==> flow/design.v <==
module accumulator (
input enable, clear, clk,
input [15:0] dataIn,
output [15:0] dataOut
);
wire [15:0] regOut, adderOut;
assign dataOut = adderOut;
adder a0(dataIn, regOut, adderOut);
reg16 r0(enable, clear, clk, adderOut, regOut);
endmodule
module adder (
input [15:0] a, b,
output [15:0] out
);
assign out = a+b;
endmodule 
module computationTileInOut (
input clk, clear,
input [3:0] opcode,
input [15:0] input0,
inout [15:0] input1
);
wire accumulatorEnable, readCell;
wire [15:0] additionOut, multiplicationOut, accumulatorOut, lessThanWire, greaterThanWire, equalToWire, orWire, andWire, notWire, simpleMuxOut, regOut, accumulatorMuxOut;
assign readCell = opcode[3] & ~opcode[2] & ~opcode[1] & ~opcode[0];
assign input1 = readCell ?  regOut : 16'bzzzzzzzzzzzzzzzz;
assign accumulatorEnable = opcode[3] & opcode[2] & opcode[1] & opcode[0];
assign andWire = input0 & input1;
assign orWire = input0 | input1;
assign notWire = ~input0;
multiplier x0(input0, input1, multiplicationOut);
adder p0(input0, input1, additionOut);
accumulator a0(accumulatorEnable, accumulatorEnable, clk, multiplicationOut, accumulatorOut);
lessThan l0(opcode[3], input0, input1, lessThanWire);
greaterThan g0(opcode[3], input0, input1, greaterThanWire);
equalTo e0(input0, input1, equalToWire);
mux2x16 m1(multiplicationOut, accumulatorOut, opcode[3], accumulatorMuxOut);
mux8x16 m0(notWire, andWire, orWire, additionOut, lessThanWire, greaterThanWire, equalToWire, accumulatorMuxOut, opcode[2:0], simpleMuxOut);
reg16 r0(~readCell, clear, clk, simpleMuxOut, regOut);
endmodule
module equalTo(
input [15:0] a, b,
output [15:0] out
);
wire signed [15:0] signed_a, signed_b;
assign signed_a = a;
assign signed_b = b;
assign out[15:1] = 15'b0;
assign out[0] = a == b;
endmodule
module greaterThan(
input maxMode,
input [15:0] a, b,
output [15:0] out
);
reg [15:0] compareOut;
wire signed [15:0] signed_a, signed_b;
assign signed_a = a;
assign signed_b = b;
assign out = maxMode ? compareOut : {15'b0, a < b};
always@* begin
    if(signed_a > signed_b) begin
        compareOut <= a;
    end else begin
        compareOut <= b;
    end
end
endmodule
module lessThan(
input minMode,
input [15:0] a, b,
output [15:0] out
);
reg [15:0] compareOut;
wire signed [15:0] signed_a, signed_b;
assign signed_a = a;
assign signed_b = b;
assign out = minMode ? compareOut : {15'b0, a < b};
always@* begin
    if(signed_a < signed_b) begin
        compareOut <= a;
    end else begin
        compareOut <= b;
    end
end
endmodule
module multiplier (
input [15:0] a, b,
output [15:0] out
);
wire signed [15:0] signed_a, signed_b;
assign signed_a = a;
assign signed_b = b;
assign out = signed_a*signed_b;
endmodule 
module mux2 (
input in0, in1,
input s,
output out
);
assign out = s ? in1 : in0;
endmodule 
module mux2x16 (
input [15:0] in0, in1,
input s,
output [15:0] out
);
mux2 m0(in0[0], in1[0], s, out[0]);
mux2 m1(in0[1], in1[1], s, out[1]);
mux2 m2(in0[2], in1[2], s, out[2]);
mux2 m3(in0[3], in1[3], s, out[3]);
mux2 m4(in0[4], in1[4], s, out[4]);
mux2 m5(in0[5], in1[5], s, out[5]);
mux2 m6(in0[6], in1[6], s, out[6]);
mux2 m7(in0[7], in1[7], s, out[7]);
mux2 m8(in0[8], in1[8], s, out[8]);
mux2 m9(in0[9], in1[9], s, out[9]);
mux2 m10(in0[10], in1[10], s, out[10]);
mux2 m11(in0[11], in1[11], s, out[11]);
mux2 m12(in0[12], in1[12], s, out[12]);
mux2 m13(in0[13], in1[13], s, out[13]);
mux2 m14(in0[14], in1[14], s, out[14]);
mux2 m15(in0[15], in1[15], s, out[15]);
endmodule 
module mux4x16 (
input [15:0] in0, in1, in2, in3,
input [1:0] s,
output [15:0] out
);
wire [15:0] muxOut0, muxOut1;
mux2x16 m0(in0, in1, s[0], muxOut0);
mux2x16 m1(in2, in3, s[0], muxOut1);
mux2x16 m2(muxOut0, muxOut1, s[1], out);
endmodule 
module mux8x16 (
input [15:0] in0, in1, in2, in3, in4, in5, in6, in7,
input [2:0] s,
output [15:0] out
);
wire [15:0] muxOut0, muxOut1;
mux4x16 m0(in0, in1, in2, in3, s[1:0], muxOut0);
mux4x16 m1(in4, in5, in6, in7, s[1:0], muxOut1);
mux2x16 m2(muxOut0, muxOut1, s[2], out);
endmodule 
module reg16 (
input enable, clear, clk,
input [15:0] dataIn,
output [15:0] dataOut
);
reg [15:0] regValue;
assign dataOut = regValue;
always @(posedge clk)
if (~clear) begin
  regValue <= 16'b0;
end else if (enable) begin
  regValue <= dataIn;
end
endmodule 
# ---- Tool chain data of computationTileInOut
# The steps from the RTL of computationTileInOut to its reports follow in flow order.
# Line numbers count from 1 in the design file above.
# Cell names lack the library's common part.
# A cell with - has no value.
dict set report inputs {
  top_module {computationTileInOut}
  clock {clk}
  cell_library {sky130hd}
  corner {tt_025C_1v80}
}

# ---- Word level
# Counts by Yosys on the flattened word-level netlist (proc, flatten, opt, wreduce; memories kept). Register bits leave out memories and registers merged into their read ports (data or address); mux counts leave out enables and synchronous resets folded into registers. Print and check cells are left out.
dict set report bits {
  elab_cells 154
  in_bits 22
  clocked_rd_ports_x_width 0
  ff_bits 32
  output_inout_bits 16
  n_memories 0
  romBits 0
  ramBits 0
  latchBits 0
}
dict set report op_classes {
  equal 1
  mul 1
  muxes 133
  shift 0
  add_sub_neg 2
  compare 3
  n_reduce_logical 0
  n_div 0
  logic 12
}
# operator count
set op_table {}
lappend op_table {{16-bit by 16-bit multiplier with 16-bit output} 1}
lappend op_table {{1-bit 2-to-1 mux} 128}
lappend op_table {{16-bit 2-to-1 mux} 5}
lappend op_table {{16-bit adder} 2}
lappend op_table {{16-bit < comparator} 2}
lappend op_table {{16-bit > comparator} 1}
lappend op_table {{16-bit == test} 1}
lappend op_table {{16-bit AND} 1}
lappend op_table {{16-bit bitwise OR} 1}
lappend op_table {{16-bit NOT} 1}
lappend op_table {{1-bit AND} 6}
lappend op_table {{1-bit NOT} 3}

# ---- Depth
# Depth = most cells in a row (Yosys ltp): at word level without a register or memory, in the mapped netlist without a sequential cell, where the memories' decode and read muxes count.
dict set report logic_depth {
  depth_word 11
  abc_area 0
  mapped_depth 31
  ltp_nobuf 30
}

# ---- Synthesis result
# Yosys stat after the flow's synthesis: flattened, memories mapped to cells. It holds for the ABC_AREA given above (unset counts as 0); a run with the other value may have another netlist.
dict set report mapped {
  ff_cells 32
  cells 1018
  area_um2 7897.6
  n_buf 37
  sequential_area_um2 640.6
}
# type count area_total_um2
set types {}
lappend types {fa_1 81 1.62E+03}
lappend types {ha_1 124 1.55E+03}
lappend types {inv_1 172 645.619}
lappend types {dfxtp_1 32 640.614}
lappend types {nor2_1 124 465.446}
lappend types {xnor2_1 47 411.645}
lappend types {nand2_1 104 390.374}
lappend types {a21oi_1 61 305.293}
lappend types {xor2_1 18 157.651}
lappend types {o21ai_0 29 145.139}
lappend types {a211oi_1 15 112.608}
lappend types {clkbuf_1 28 105.101}
lappend types {mux2i_1 8 80.077}
lappend types {nor3_1 15 75.072}
lappend types {mux4_2 3 67.565}
lappend types {nand3_1 13 65.062}
lappend types {nor2b_1 10 62.56}
lappend types {o22ai_1 10 62.56}
# Not listed: further types 47, cells in them 124.
# By module: a second synthesis without flattening, with its own total; a netlist apart from the flattened one above.
dict set report unflattened {
  hier_cells 1255
  area_unflattened_um2 11078.1
}
# Rows give one instance, submodules left out.
# mod cells seq_area_um2 mod_area_um2 instances
set modules {}
lappend modules {multiplier 502 0.0 4220.3 1}
lappend modules {mux2 1 0.0 15.0 128}
lappend modules {adder 101 0.0 745.7 2}
lappend modules {reg16 51 320.3 615.6 2}
lappend modules {greaterThan 123 0.0 872.1 1}
lappend modules {lessThan 111 0.0 767.0 1}
lappend modules {equalTo 37 0.0 294.0 1}
lappend modules {computationTileInOut 50 0.0 280.3 1}
lappend modules {accumulator 0 0.0 0.0 1}
lappend modules {mux2x16 0 0.0 0.0 8}
lappend modules {mux4x16 0 0.0 0.0 2}
lappend modules {mux8x16 0 0.0 0.0 1}

# ---- Worst setup path after synthesis
# Path of least setup slack by OpenSTA after synthesis, without wires, with an ideal clock, recovery checks aside; 20% of the period is set as input and as output delay. Where synthesis merged equal registers, the netlist keeps one of their names.
dict set report synth_path {
  kind {input -> register}
  start {input input0[2]}
  end {register (name not given)}
  clock_period_ns 13.4
  launch_ns 2.680
  n_path_buf 1
  path_delay_ns 6.085
  t_arrival_ns 8.695
  path_slack_ns 4.635
  driving_pins 26
  in_delay_ns 2.680
  setup_time_ns 0.070
  required_ns 13.330
  period_less_setup_slack_ns 8.765
}
# "path_delay_ns" = arrival - input delay + setup time.
# "driving_pins": output pins that drive a net of the path, with the launching flip-flop's if there is one; two outputs of one cell count as two.
# "period_less_setup_slack_ns" = period - worst setup slack (recovery checks aside). The figure is calculated, with input and output delays left at 20% of the set period.
dict set report synth_via {
  cell_sequence {clkbuf_1 > clkinv_1 > nor2_1 > fa_1 > fa_1 > ha_1 > inv_1 > fa_1 > fa_1 > fa_1 > inv_1 > ha_1 > or3_1 > o21ai_0 > a21oi_1 > a21oi_1 > xnor2_1 > ha_1 > and2_1 > a22o_1 > a2111oi_2 > o2111ai_1 > o311a_1 > a21bo_2 > nand3_1 > a21oi_1}
}
# item line_no
set synth_lines {}
lappend synth_lines {{start, declared} 20} ;# input [15:0] input0,
# No chain of elaborated cells between the ends is given.

# ---- Timing after layout
# From the final timing report of job 1: the path of least setup slack in the routed layout; clock arrival at registers is part of the times.
dict set report layout_path {
  kind {input -> register}
  start {input input0[6]}
  end {register (name not given)}
  clock_period_ns 11.1
  path_slack_ns 2.12
  t_arrival_ns 9.20
  required_ns 11.32
  launch_ns 2.22
  setup_time_ns 0.07
  in_delay_ns 2.22
  driving_pins 28
  n_path_buf 1
}
dict set report layout_via {
  cell_sequence {dlymetal6s2s_1 > inv_1 > nor2_1 > fa_1 > inv_1 > fa_1 > fa_1 > fa_1 > inv_1 > fa_1 > inv_1 > fa_1 > inv_1 > ha_1 > and3_1 > and3_1 > nor2_1 > a21oi_1 > xor2_2 > ha_1 > inv_1 > nor3_1 > and3_1 > o31ai_1 > xor2_1 > o21ai_0 > nand3_1 > a21oi_1}
}
# item line_no
set layout_lines {}
lappend layout_lines {{start, declared} 20} ;# input [15:0] input0,
# No chain of elaborated cells between the ends is given.

Memo
Re: implementation data of computationTileInOut

Measured results for computationTileInOut: 2 stored runs of the Yosys and OpenROAD flow on sky130hd. The settings differ; the order carries no meaning. The constraints put input and output delay at 20% of the set period each and load the outputs with 0.01 pF.
"achievedPeriod_ns" means the clock period less the worst setup slack. The figure is calculated, with input and output delays left at 20% of the set period.
"timing.worst_path_ns": the worst setup path's part of the clock period (all of it between registers, 20% less for each end at a port) less its slack. A launch clock that arrives late makes it longer, a capture clock that arrives late makes it shorter.

[flow] job 1: files
==> flow/run.sh <==
#!/bin/bash
# the make line also repeats the synthesis and layout settings of config.mk as NAME=value (left out here)
make -C /OpenROAD-flow-scripts/flow DESIGN_CONFIG=/design/flow/config.mk WORK_HOME=/design/flow/orfs CLKGATE_MAP_FILE= finish
==> flow/config.mk <==
export PLATFORM = sky130hd
export DESIGN_NAME = computationTileInOut
export DESIGN_NICKNAME = computationTileInOut
export VERILOG_FILES = /design/flow/design.v
export SDC_FILE = /design/flow/constraint.sdc
export NUM_CORES = 4
export LEC_CHECK = 0
export CAP_MARGIN = 20
export CORE_MARGIN = 2
export CORE_UTILIZATION = 42
export CTS_CLUSTER_SIZE = 51
export GPL_ROUTABILITY_DRIVEN = 0
export MAX_ROUTING_LAYER = met4
export MIN_ROUTING_LAYER = met2
export PLACE_DENSITY_LB_ADDON = 0.09
export SETUP_SLACK_MARGIN = 1.62
export SLEW_MARGIN = 25
==> flow/constraint.sdc <==
create_clock -name core_clock -period 11.1 [get_ports {clk}]
set_input_delay 2.2200 -clock core_clock [delete_from_list [all_inputs] [get_ports {clk}]]
set_output_delay 2.2200 -clock core_clock [all_outputs]
set_load 0.01 [all_outputs]

[flow] job 1: metrics
[metrics] post_synth_area_um2 = 7897.6
[metrics] die_footprint_um2 = 19916.3
[metrics] final_util_pct = 46.1
[metrics] worstSetupSlack_ns = 2.121
[metrics] timing.hold.ws_ns = 0.550
[metrics] achievedPeriod_ns = 8.979
[metrics] timing.worst_path_ns = 6.76
[metrics] worst_path_kind = input -> register

[flow] job 2: files
==> flow/run.sh <==
#!/bin/bash
# the make line also repeats the synthesis and layout settings of config.mk as NAME=value (left out here)
make -C /OpenROAD-flow-scripts/flow DESIGN_CONFIG=/design/flow/config.mk WORK_HOME=/design/flow/orfs CLKGATE_MAP_FILE= finish
==> flow/config.mk <==
export PLATFORM = sky130hd
export DESIGN_NAME = computationTileInOut
export DESIGN_NICKNAME = computationTileInOut
export VERILOG_FILES = /design/flow/design.v
export SDC_FILE = /design/flow/constraint.sdc
export NUM_CORES = 4
export LEC_CHECK = 0
export CAP_MARGIN = 20
export CORE_ASPECT_RATIO = 0.91
export CORE_MARGIN = 8
export CORE_UTILIZATION = 57
export CTS_CLUSTER_SIZE = 50
export GPL_ROUTABILITY_DRIVEN = 1
export GPL_TIMING_DRIVEN = 0
export MIN_ROUTING_LAYER = met1
export SLEW_MARGIN = 20
export TNS_END_PERCENT = 10
==> flow/constraint.sdc <==
create_clock -name core_clock -period 8.1 [get_ports {clk}]
set_input_delay 1.6200 -clock core_clock [delete_from_list [all_inputs] [get_ports {clk}]]
set_output_delay 1.6200 -clock core_clock [all_outputs]
set_load 0.01 [all_outputs]

[flow] job 2: metrics
[metrics] post_synth_area_um2 = 7897.6
[metrics] die_footprint_um2 = 17881.6
[metrics] final_util_pct = 64.3
[metrics] worstSetupSlack_ns = 0.252
[metrics] timing.hold.ws_ns = 0.543
[metrics] achievedPeriod_ns = 7.848
[metrics] timing.worst_path_ns = 6.23
[metrics] worst_path_kind = input -> register
