==> flow/design.v <==
module decoder3x8 (
input [2:0] in,
output [7:0] out
);
assign out[7] = in[0] & in[1] & in[2];
assign out[6] = ~in[0] & in[1] & in[2];
assign out[5] = in[0] & ~in[1] & in[2];
assign out[4] = ~in[0] & ~in[1] & in[2];
assign out[3] = in[0] & in[1] & ~in[2];
assign out[2] = ~in[0] & in[1] & ~in[2];
assign out[1] = in[0] & ~in[1] & ~in[2];
assign out[0] = ~in[0] & ~in[1] & ~in[2];
endmodule 
module mux2 (
input in0, in1,
input s,
output out
);
assign out = s ? in1 : in0;
endmodule 
module mux2x8 (
input [7:0] in0, in1,
input s,
output [7:0] out
);
mux2 m0(in0[0], in1[0], s, out[0]);
mux2 m1(in0[1], in1[1], s, out[1]);
mux2 m2(in0[2], in1[2], s, out[2]);
mux2 m3(in0[3], in1[3], s, out[3]);
mux2 m4(in0[4], in1[4], s, out[4]);
mux2 m5(in0[5], in1[5], s, out[5]);
mux2 m6(in0[6], in1[6], s, out[6]);
mux2 m7(in0[7], in1[7], s, out[7]);
endmodule 
module mux4x8 (
input [7:0] in0, in1, in2, in3,
input [1:0] s,
output [7:0] out
);
wire [7:0] muxOut0, muxOut1;
mux2x8 m0(in0, in1, s[0], muxOut0);
mux2x8 m1(in2, in3, s[0], muxOut1);
mux2x8 m2(muxOut0, muxOut1, s[1], out);
endmodule 
module mux8x8 (
input [7:0] in0, in1, in2, in3, in4, in5, in6, in7,
input [2:0] s,
output [7:0] out
);
wire [7:0] muxOut0, muxOut1;
mux4x8 m0(in0, in1, in2, in3, s[1:0], muxOut0);
mux4x8 m1(in4, in5, in6, in7, s[1:0], muxOut1);
mux2x8 m2(muxOut0, muxOut1, s[2], out);
endmodule 
module reg8 (
input enable, clear, clk,
input [7:0] dataIn,
output [7:0] dataOut
);
reg [7:0] regValue;
assign dataOut = regValue;
always @(posedge clk)
if (~clear) begin
  regValue <= 8'b0;
end else if (enable) begin
  regValue <= dataIn;
end
endmodule 
module regfile16x8 (
input enable, clear, clk, RW,
input [2:0] addr,
input [15:0] dataIn,
output [15:0] dataOut
);
regfile8x8 r0(enable, clear, clk, RW, addr, dataIn[7:0], dataOut[7:0]);
regfile8x8 r1(enable, clear, clk, RW, addr, dataIn[15:8], dataOut[15:8]);
endmodule 
module regfile8x8 (
input enable, clear, clk, RW,
input [2:0] addr,
input [7:0] dataIn,
output [7:0] dataOut
);
wire [7:0] regEnable;
wire [7:0] decoderOut;
wire [7:0] regOut [7:0];
wire [7:0] muxOut;
assign dataOut = RW ? 8'bzzzzzzzz : muxOut;
assign regEnable[0] = decoderOut[0] & RW;
assign regEnable[1] = decoderOut[1] & RW;
assign regEnable[2] = decoderOut[2] & RW;
assign regEnable[3] = decoderOut[3] & RW;
assign regEnable[4] = decoderOut[4] & RW;
assign regEnable[5] = decoderOut[5] & RW;
assign regEnable[6] = decoderOut[6] & RW;
assign regEnable[7] = decoderOut[7] & RW;
decoder3x8 d0(addr, decoderOut);
reg8 r0(regEnable[0], clear, clk, dataIn, regOut[0]);
reg8 r1(regEnable[1], clear, clk, dataIn, regOut[1]);
reg8 r2(regEnable[2], clear, clk, dataIn, regOut[2]);
reg8 r3(regEnable[3], clear, clk, dataIn, regOut[3]);
reg8 r4(regEnable[4], clear, clk, dataIn, regOut[4]);
reg8 r5(regEnable[5], clear, clk, dataIn, regOut[5]);
reg8 r6(regEnable[6], clear, clk, dataIn, regOut[6]);
reg8 r7(regEnable[7], clear, clk, dataIn, regOut[7]);
mux8x8 m0(regOut[0], regOut[1], regOut[2], regOut[3], regOut[4], regOut[5], regOut[6], regOut[7], addr, muxOut);
endmodule 
-- Tool chain data of regfile16x8
The steps from the RTL of regfile16x8 to its reports follow in flow order.
Lines are those of the file above, counted from 1.
Cell names lack the library's common part.
A cell with - has no value.
- top: regfile16x8
- clock: clk
- cell library: sky130hd
- corner: tt_025C_1v80

-- Word-level counts
Counts by Yosys on the flattened word-level netlist (proc, flatten, opt, wreduce). Print and check cells are left out. Cells with the same type and inputs are merged into one.
- bits in registers at 128
- bits in latches: 0
- noted memory bits (writable): 0
- noted memory bits (read-only): 0
- clocked read ports x word width at 0
- memory cells: 0
- bits of input ports at 23
- noted output and inout port bits: 16
- noted cells after elaboration: 153
- $add $sub $neg at 0
- multipliers at 0
- divide/modulo/power cells at 0
- order comparisons at 0
- eq/ne operators: 0
- shift operators at 0
- noted mux-type cells: 114
- bitwise operators: 23
- reductions and logical operators at 0
- operators with widths (operator ; number):
    1-bit two-way mux ; 112
    1-bit AND ; 20
    8-bit two-way mux ; 2
    1-bit inverter ; 3

-- Depth
Yosys ltp: most cells in a row. Word level: on the elaborated netlist, between registers, memories and ports. Mapped: between sequential cells and ports; inverters and the memories' decode and read muxes count.
- noted depth in word-level cells: 4
- ABC_AREA at 1
- noted mapped depth: 10
- noted mapped depth without buffers: 7

-- After synthesis
Yosys stat after the flow's synthesis: flattened, memories mapped to cells. It holds for the ABC_AREA given above (unset counts as 0); a run with the other value may have another netlist.
- cell types (type ; number ; total area (um2)):
    dfxtp_1 ; 128 ; 2.56E+03
    nand2_1 ; 337 ; 1.26E+03
    nor2_1 ; 257 ; 964.675
    o21ai_0 ; 111 ; 555.533
    buf_4 ; 25 ; 187.68
    clkbuf_1 ; 24 ; 90.086
    o21ai_1 ; 17 ; 85.082
    buf_2 ; 15 ; 75.072
    inv_2 ; 12 ; 45.043
    nand2_2 ; 7 ; 43.792
    nor2_4 ; 2 ; 22.522
    buf_1 ; 4 ; 15.014
    nor2_2 ; 2 ; 12.512
    buf_6 ; 1 ; 11.261
    nand2_4 ; 1 ; 11.261
    inv_1 ; 2 ; 7.507
    clkbuf_2 ; 1 ; 5.005
- noted standard cells after synthesis: 946
- synthesis area at 5959.5 um2
- sequential area: 2562.5 um2
- flip-flop cells: 128
- noted buffers: 70

-- Path before layout
Path of least setup slack by OpenSTA after synthesis, without wires, with an ideal clock, recovery checks aside; 20% of the period is set as input and as output delay. Where synthesis merged equal registers, the netlist keeps one of their names.
- path kind: input port to output port
- from: in addr[1]
- to: out dataOut[11]
- clock period at 3.27 ns
- external input delay: 0.654 ns
- output delay at 0.654 ns
- noted time at the first pin: 0.654 ns
- data arrival time: 1.499 ns
- noted required time: 2.616 ns
- slack at 1.117 ns
- path delay at 0.845 ns
- stages: 8
- path buffers at 3
- synthesis period reached: 2.153 ns
"path delay" is the arrival time less input delay plus setup time.
At an output port there is no setup time.
"stages" counts driving pins, that of a launching flip-flop among them; a cell with two outputs on the path counts twice.
"synthesis period reached" is the clock period less the worst setup slack; recovery checks do not enter. This is arithmetic on one report: input and output delays are still those of the set period (20% each).
The rows between start and end are the longest chain of elaborated cells between them; the timing report does not say that the signal goes this way. Where chains are equally long, one stands for them.
Each line given opens the expression or statement behind the cell; cells for indexed reads and writes are added by Yosys, which also makes memories of some case tables.
- cells stage by stage: buf_4 -> inv_2 -> buf_1 -> nand2_1 -> nand2_1 -> nand2_1 -> nand2_1 -> buf_4
- length of the longest elaborated chain: 3
- elaborated cells on any way between the ends at 4
- noted source lines of those cells: 2
- classes of those cells: mux: 4
- ends and longest elaborated chain, post-synthesis (item ; line ; text):
    start: declaration ; 71 ; input [2:0] addr,
    1-bit two-way mux x2 ; 19 ; assign out = s ? in1 : in0;
    8-bit two-way mux ; 88 ; assign dataOut = RW ? 8'bzzzzzzzz : muxOut;
    end: declaration ; 73 ; output [15:0] dataOut
Nets of the timed path that keep an RTL name, with a line that drives or declares them; the list need not be complete.
- named nets, post-synthesis (signal ; line):
    r1.m0.m2.m3.out ; 19

-- Path in the finished layout
Path of least setup slack in the final report of entry B (OpenROAD, finished layout, wires in). Where an end is a register, its clock arrival counts in the times.
- path kind: input port to output port
- from: in addr[1]
- to: out dataOut[11]
- clock period at 3.73 ns
- external input delay: 0.75 ns
- output delay at 0.75 ns
- noted time at the first pin: 0.75 ns
- data arrival time: 2.64 ns
- noted required time: 2.98 ns
- slack at 0.34 ns
- stages: 9
- path buffers at 4
The rows between start and end are the longest chain of elaborated cells between them; the timing report does not say that the signal goes this way. Where chains are equally long, one stands for them.
- cells stage by stage: buf_4 -> inv_2 -> buf_1 -> nand2_1 -> nand2_1 -> nand2_1 -> nand2_1 -> buf_4 -> clkdlybuf4s50_1
- length of the longest elaborated chain: 3
- elaborated cells on any way between the ends at 4
- noted source lines of those cells: 2
- classes of those cells: mux: 4
- ends and longest elaborated chain, post-layout (item ; line ; text):
    start: declaration ; 71 ; input [2:0] addr,
    1-bit two-way mux x2 ; 19 ; assign out = s ? in1 : in0;
    8-bit two-way mux ; 88 ; assign dataOut = RW ? 8'bzzzzzzzz : muxOut;
    end: declaration ; 73 ; output [15:0] dataOut
Nets of the timed path that keep an RTL name, with a line that drives or declares them; the list need not be complete.
- named nets, post-layout (signal ; line):
    r1.m0.m2.m3.out ; 19

Subject: regfile16x8 on sky130hd, stored results

Hello all,

Measured results for regfile16x8: 2 stored runs of the Yosys and OpenROAD flow on sky130hd. The settings differ; the order carries no meaning. The constraints put input and output delay at 20% of the set period each and load the outputs with 0.01 pF.
By "power consumption" is meant OpenSTA's value without simulated activity: inputs other than the clock are taken to toggle once in ten clock periods, and the tool carries that through the logic.

Entry A
Settings were period_ns = 2.75; CORE_UTILIZATION = 58; SETUP_SLACK_MARGIN = -0.13; PLACE_DENSITY_LB_ADDON = 0.09; CELL_PAD_IN_SITES_GLOBAL_PLACEMENT = 2; TNS_END_PERCENT = 40; GPL_TIMING_DRIVEN = 0; GPL_ROUTABILITY_DRIVEN = 1; CTS_CLUSTER_SIZE = 83; CTS_CLUSTER_DIAMETER = 121; SLEW_MARGIN = 30; MIN_ROUTING_LAYER = met2; MAX_ROUTING_LAYER = met4; CAP_MARGIN = 20; CORE_MARGIN = 2
- unfinished; error FLW-0024 in placement

Entry B
Settings were period_ns = 3.73; CORE_UTILIZATION = 44; PLACE_DENSITY_LB_ADDON = 0.06; ABC_AREA = 1; GPL_TIMING_DRIVEN = 0; MIN_ROUTING_LAYER = met1; CAP_MARGIN = 20; CORE_MARGIN = 2; SLEW_MARGIN = 20
- power consumption: 3600 uW
- setup slack of the critical path: 0.343 ns
- noted the total negative slack: 0.000 ns
- overall die area at 14491.3 um2
- worst-case hold slack: 0.480 ns
- utilization of the finished layout: 0.543
- post-synthesis cell area at 5959.5 um2

Thanks
